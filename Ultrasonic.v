==> flow/design.v <==
module PWMSerializer #(
    parameter 
    PULSE_FREQ = 1,          
    SYS_FREQ   = 100         
    )(
    input clk,               
    input reset,             
    input[6:0] duty_cycle,        
    output reg signal = 0    
    );
    localparam PULSE_WINDOW = SYS_FREQ/PULSE_FREQ;
    localparam PULSE_HALF   = PULSE_WINDOW >> 1;
    localparam PULSE_BITS   = $clog2(PULSE_HALF) + 1;
    reg[PULSE_BITS-1:0] pulseCounter = 0;
    always @(posedge clk or posedge reset) begin
        if(reset) begin
            pulseCounter <= 0;
        end else begin
            if(pulseCounter < PULSE_WINDOW-1) begin
                pulseCounter <= pulseCounter + 1;
            end else begin
                pulseCounter <= 0;
            end
        end
    end
    wire lessThan; 
    reg delayerBit = 0;
    assign lessThan = pulseCounter < duty_cycle;
    always @(negedge clk) begin
        signal <= lessThan;
    end
endmodule
module AudioController(
    input        clk, 		
    input        micData,	
    input[3:0]   switches,	
    output       micClk, 	
    output       chSel,		
    output       audioOut,	
    output       audioEn);	
	localparam MHz = 1000000;
	localparam SYSTEM_FREQ = 100*MHz;  
	wire[6:0] duty_cycle, max, min;
	assign max = 7'd75;
	assign min = 7'd25;
	assign duty_cycle = desiredClock ? max : min;
	PWMSerializer PWM(clk, 1'b0, duty_cycle, audioOut);
	wire[17:0] counterLimit;
	assign counterLimit = SYSTEM_FREQ / (2*FREQs[switches]);
	reg desiredClock = 0;
	reg[17:0] counter = 0;
	always @(posedge clk) begin
		if(counter < counterLimit)
			counter <= counter + 1;
		else begin
			counter <= 0;
			desiredClock <= ~desiredClock;
		end
	end
endmodule
# Reports on AudioController
# Tool output for the design above, in the order of the flow.
# Lines are those of the file above, counted from 1.
# Operators: Yosys type, input widths -> output width; for muxes data width and select width s.
# Library cell names are shortened.
# A cell with - has no value.
# setup
top	AudioController
clock_port	clk
lib	sky130hd
pvt_corner	tt_025C_1v80

# After elaboration
# Yosys after proc, flatten, opt, wreduce and memory -nomap, before mapping. Enables and synchronous resets that opt folds into registers are not counted as muxes. Memory bits, and registers merged into a memory's read port (data or address), are not among the register bits. Print and check cells are not counted. Equal cells are merged and count once.
# bits
register_bits	27
latch_bits	0
ramBits	0
romBits	0
clocked_rd_ports_x_width	0
n_memories	0
inputBits	6
out_inout_bits	4
elab_cells	13
# op_classes
add_sub_neg	2
n_mul	0
div_mod_pow	1
cmp	3
equal	0
shifts	1
n_mux	1
logic	1
reduce_logical	0
# op_table
operator	count
$div 27x2->32 const A	1
$add 18x1->18 const B	1
$lt 18x18->1	1
$add 7x1->7 const B	1
$lt 7x7->1	1
$lt 7x7->1 const B	1
$mux 7	1
$shiftx 1x4->1	1
$not 1->1	1

# Depth
# Yosys ltp: most cells in a row. Word level: on the elaborated netlist, between registers, memories and ports. Mapped: between sequential cells and ports; inverters and the memories' decode and read muxes count.
# depth
ltp_word	3
ABC_AREA	1
ltp_mapped	8
depth_no_buf	8

# Mapped cells and area
# Yosys stat after the flow's synthesis: flattened, memories mapped to cells. It holds for the ABC_AREA given above (unset counts as 0); a run with the other value may have another netlist.
# Totals and module areas in this step are rounded.
# mapped
cell_count	169
mapped_area_um2	1270
seq_area_um2	551
ffs	27
n_buf	3
# by_type
type	count	area_total_um2
dfxtp_1	26	520.499
nand2_1	38	142.637
nor2_1	26	97.594
inv_1	25	93.84
xor2_1	10	87.584
ha_1	5	62.56
nand3_1	12	60.058
a21oi_1	6	30.029
edfxtp_1	1	30.029
xnor2_1	3	26.275
buf_4	3	22.522
nor2_4	2	22.522
nor3_4	1	16.266
o21ai_0	3	15.014
nand2_2	2	12.512
nor3_1	2	10.01
nor3b_1	1	7.507
nand4_1	1	6.256
# Not listed: further types 2, cells in them 2.

# Below are 2 stored runs of the flow (Yosys, OpenROAD; platform sky130hd) on AudioController, each with its settings and what was measured, unordered. Constraints: input delay and output delay 20% of the set period each, output load 0.01 pF.
# "power_total_mw": no workload was simulated; the value follows from the tool's default switching activity.
# The results are shown rounded.
# Settings: . = not set for that run.
run name	period_ns	CORE_UTILIZATION	SETUP_SLACK_MARGIN	PLACE_DENSITY	CORE_MARGIN	CELL_PAD_IN_SITES_GLOBAL_PLACEMENT	TNS_END_PERCENT	ABC_AREA	CTS_CLUSTER_DIAMETER	SLEW_MARGIN	MAX_ROUTING_LAYER	CAP_MARGIN	CELL_PAD_IN_SITES_DETAIL_PLACEMENT	GPL_TIMING_DRIVEN	CTS_CLUSTER_SIZE	MIN_ROUTING_LAYER	synthArea_um2	die_footprint_um2	finalCellArea_um2	finalUtil_frac	final_setup_ws_ps	timing.setup.tns_ps	final_hold_ws_ps	power_total_mw
entry A	2.63	40	0.55	0.49	2	3	75	1	317	25	met4	20	.	.	.	.	1270	3650	1370	0.448	-16	-16	480	0.613
entry B	2.28	51	-0.12	0.4	2	.	.	.	69	0	met5	20	2	0	95	met1	1180	2710	1290	0.589	-418	-637	504	0.711
